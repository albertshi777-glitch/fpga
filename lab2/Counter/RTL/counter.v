==> flow/design.v <==
module counter
(
	input wire sys_clk,
	input wire sys_rst_n,
	output reg led_out,
	output reg [24:0] cnt
);
always@(posedge sys_clk or negedge sys_rst_n)begin
	if(sys_rst_n == 1'b0)
		led_out <= 1'b0;
	else if(cnt ==25000000-1)
		 led_out <=~led_out;
end
always@(posedge sys_clk or negedge sys_rst_n)begin
	if(sys_rst_n == 1'b0)
		cnt<=0;
	else if (cnt== 25000000-1)
				cnt<=0;
	else
		cnt <= cnt+1;
end
endmodule
# Tool chain data of counter
# What the tools print for counter, step after step.
# Line numbers count from 1 in the design file above.
# Not given: --
[setup] design="counter" clock="sys_clk" cell_library="sky130hd" lib_corner="tt_025C_1v80"

# Word level
# Source: Yosys, flattened and elaborated, memories not mapped. Widths are those after wreduce; folded enables and synchronous resets count as part of the registers. Registers that Yosys merges into a memory's read port (data or address) are not register bits. Print and check cells do not count. Equal cells are merged and count once.
[op_classes] n_addsub=1 mul=0 div=0 n_cmp=0 n_eq=1 shifts=0 muxes=1 n_logic=1 reduce_and_logical=0
[ops] op="25-bit by 1-bit adder with 25-bit output (second input constant)" count=1
[ops] op="25-bit equality test (second input constant)" count=1
[ops] op="25-bit two-way mux" count=1
[ops] op="1-bit NOT" count=1
[bits] reg_bits=26 latch_bits=0 mem_bits_rw=0 mem_bits_ro=0 clocked_rd_ports_x_width=0 memories=0 output_inout_bits=26 word_cells=6

# Depth
# Longest topological path by Yosys (ltp), each cell counted once; first at word level (registers and memories cut), then after technology mapping (sequential cells cut; the memories' decode and read muxes count).
[logic_depth] ltp_word=2 ABC_AREA=0 mapped_depth=7 mapped_depth_nobuf=5

# Synthesis result
# Yosys stat after the flow's synthesis: flattened, memories mapped to cells. It holds for the ABC_AREA given above (unset counts as 0); a run with the other value may have another netlist.
[synth_totals] cells=127 area_um2=1328.8 seqArea_um2=650.6 ffs=26 buffers=5
[types] cell_type="sky130_fd_sc_hd__dfrtp_1" count=26
[types] cell_type="sky130_fd_sc_hd__xnor2_1" count=6
[types] cell_type="sky130_fd_sc_hd__xor2_1" count=6
[types] cell_type="sky130_fd_sc_hd__nand3_1" count=10
[types] cell_type="sky130_fd_sc_hd__a21oi_1" count=9
[types] cell_type="sky130_fd_sc_hd__o31ai_1" count=5
[types] cell_type="sky130_fd_sc_hd__or3_1" count=5
[types] cell_type="sky130_fd_sc_hd__buf_4" count=4
[types] cell_type="sky130_fd_sc_hd__o21ai_0" count=6
[types] cell_type="sky130_fd_sc_hd__or4_1" count=4
[types] cell_type="sky130_fd_sc_hd__and4_1" count=3
[types] cell_type="sky130_fd_sc_hd__nand2_1" count=7
[types] cell_type="sky130_fd_sc_hd__nand4_1" count=4
[types] cell_type="sky130_fd_sc_hd__nand4_2" count=2
[types] cell_type="sky130_fd_sc_hd__nand4_4" count=1
[types] cell_type="sky130_fd_sc_hd__nor4_4" count=1
[types] cell_type="sky130_fd_sc_hd__and3_1" count=3
[types] cell_type="sky130_fd_sc_hd__nor2_1" count=5
# Other cell types: 14; their cells: 20.

# Path before layout
# OpenSTA on the mapped netlist: ideal clock, no wires. The path of least setup slack (recovery checks aside). Input and output delay are each 20% of the period. Register names are those of the netlist, which keeps one name where synthesis merged equal registers.
[synth_path] path_type="register to register" start="reg cnt[0]" end="reg cnt[19]" clock_period_ps=2430 setup_ps=130 launch_ps=0 arrival_ps=1603 setup_slack_ps=697 path_delay_ps=1733 stages=8 path_buffers=2 period_less_setup_slack_ps=1733
# "path_delay_ps" is the arrival time less input delay plus setup time.
# "stages" counts driving pins, that of a launching flip-flop among them; a cell with two outputs on the path counts twice.
# "period_less_setup_slack_ps" = period - worst setup slack (recovery checks aside). The figure is calculated, with input and output delays left at 20% of the set period.
# Between the ends stands the longest chain of elaborated cells between them, by number of cells; it is not shown to be the way that was timed. Of several equally long chains one is given.
# A line is the first line of the expression or statement that the cell stems from. Yosys adds cells for indexed reads and writes and turns some case tables into memories.
# A register here has more assigning lines than the two given.
[synth_between] path_cell_list="sky130_fd_sc_hd__dfrtp_1 sky130_fd_sc_hd__ha_1 sky130_fd_sc_hd__and3_1 sky130_fd_sc_hd__buf_2 sky130_fd_sc_hd__nand2_1 sky130_fd_sc_hd__nor4_4 sky130_fd_sc_hd__buf_4 sky130_fd_sc_hd__a21oi_1" elab_chain_len=2
[synth_rtl] element="from (decl)" line=6 source="output reg [24:0] cnt"
[synth_rtl] element="from (assign)" line=16 source="cnt<=0;"
[synth_rtl] element="from (assign)" line=20 source="cnt <= cnt+1;"
[synth_rtl] element="25-bit by 1-bit adder with 25-bit output" line=20
[synth_rtl] element="25-bit two-way mux" line=17 source="else if (cnt== 25000000-1)"
[synth_rtl] element="to (assign)" line=16
[synth_rtl] element="to (assign)" line=20
[synth_rtl] element="to (decl)" line=6

# Worst path after layout
# From the final timing report of run 1: the path of least setup slack in the routed layout; clock arrival at registers is part of the times.
# The path's times are printed in steps of 10 ps; the period is the one set.
[layout_path] path_type="register to register" start="reg cnt[0]" end="reg cnt[22]" clock_period_ps=1610 setup_ps=70 launch_ps=270 arrival_ps=2000 setup_slack_ps=-180 stages=7 path_buffers=1
# Between the ends stands the longest chain of elaborated cells between them, by number of cells; it is not shown to be the way that was timed. Of several equally long chains one is given.
# A register here has more assigning lines than the two given.
[layout_between] path_cell_list="sky130_fd_sc_hd__dfrtp_1 sky130_fd_sc_hd__ha_2 sky130_fd_sc_hd__and3_4 sky130_fd_sc_hd__nand4_1 sky130_fd_sc_hd__buf_6 sky130_fd_sc_hd__nor4_1 sky130_fd_sc_hd__mux2i_1" elab_chain_len=2
[layout_rtl] element="from (decl)" line=6 source="output reg [24:0] cnt"
[layout_rtl] element="from (assign)" line=16 source="cnt<=0;"
[layout_rtl] element="from (assign)" line=20 source="cnt <= cnt+1;"
[layout_rtl] element="25-bit by 1-bit adder with 25-bit output" line=20
[layout_rtl] element="25-bit two-way mux" line=17 source="else if (cnt== 25000000-1)"
[layout_rtl] element="to (assign)" line=16
[layout_rtl] element="to (assign)" line=20
[layout_rtl] element="to (decl)" line=6

# Record of 2 stored runs of the RTL-to-layout flow on counter, platform sky130hd. The runs are unordered. Constraints: input delay and output delay 20% of the set period each, output load 0.01 pF.
# "clock_period_reached_ps": clock period set for the run, less the worst setup slack. It is reckoned from that one timing run; input and output delays stay at 20% of the period that was set.
# "worst_path_allowed_less_slack_ps" = time allowed to the worst setup path (clock period - input delay - output delay, where it has them) - its slack; a late launch clock adds to it, a late capture clock takes from it.
# "worst_path_allowed_less_slack_ps" is known to 10 ps.
run="run 1" settings period_ns=1.61 CORE_UTILIZATION=17 PLACE_DENSITY_LB_ADDON=0.21 CELL_PAD_IN_SITES_DETAIL_PLACEMENT=2 TNS_END_PERCENT=90 GPL_TIMING_DRIVEN=0 CTS_CLUSTER_SIZE=90 CTS_CLUSTER_DIAMETER=316 CAP_MARGIN=5 CORE_MARGIN=2 SLEW_MARGIN=20
run="run 1" results yosys_chip_area_um2=1328.8 clock_period_reached_ps=1792 final_die_area_um2=8539.6 final_stdcell_area_um2=2194.6 worst_path_allowed_less_slack_ps=1790 worst_setup_path_type="register to register" fin_ws_ps=-182 tns_setup_ps=-1315
run="run 2" settings period_ns=1.76 CORE_UTILIZATION=71 SETUP_SLACK_MARGIN=0.26 CORE_ASPECT_RATIO=0.5 CORE_MARGIN=8 CELL_PAD_IN_SITES_GLOBAL_PLACEMENT=3 TNS_END_PERCENT=80 ABC_AREA=1 MIN_ROUTING_LAYER="met1" CAP_MARGIN=20 SLEW_MARGIN=20
run="run 2" outcome="no final report: placement broke off with GPL-0301"
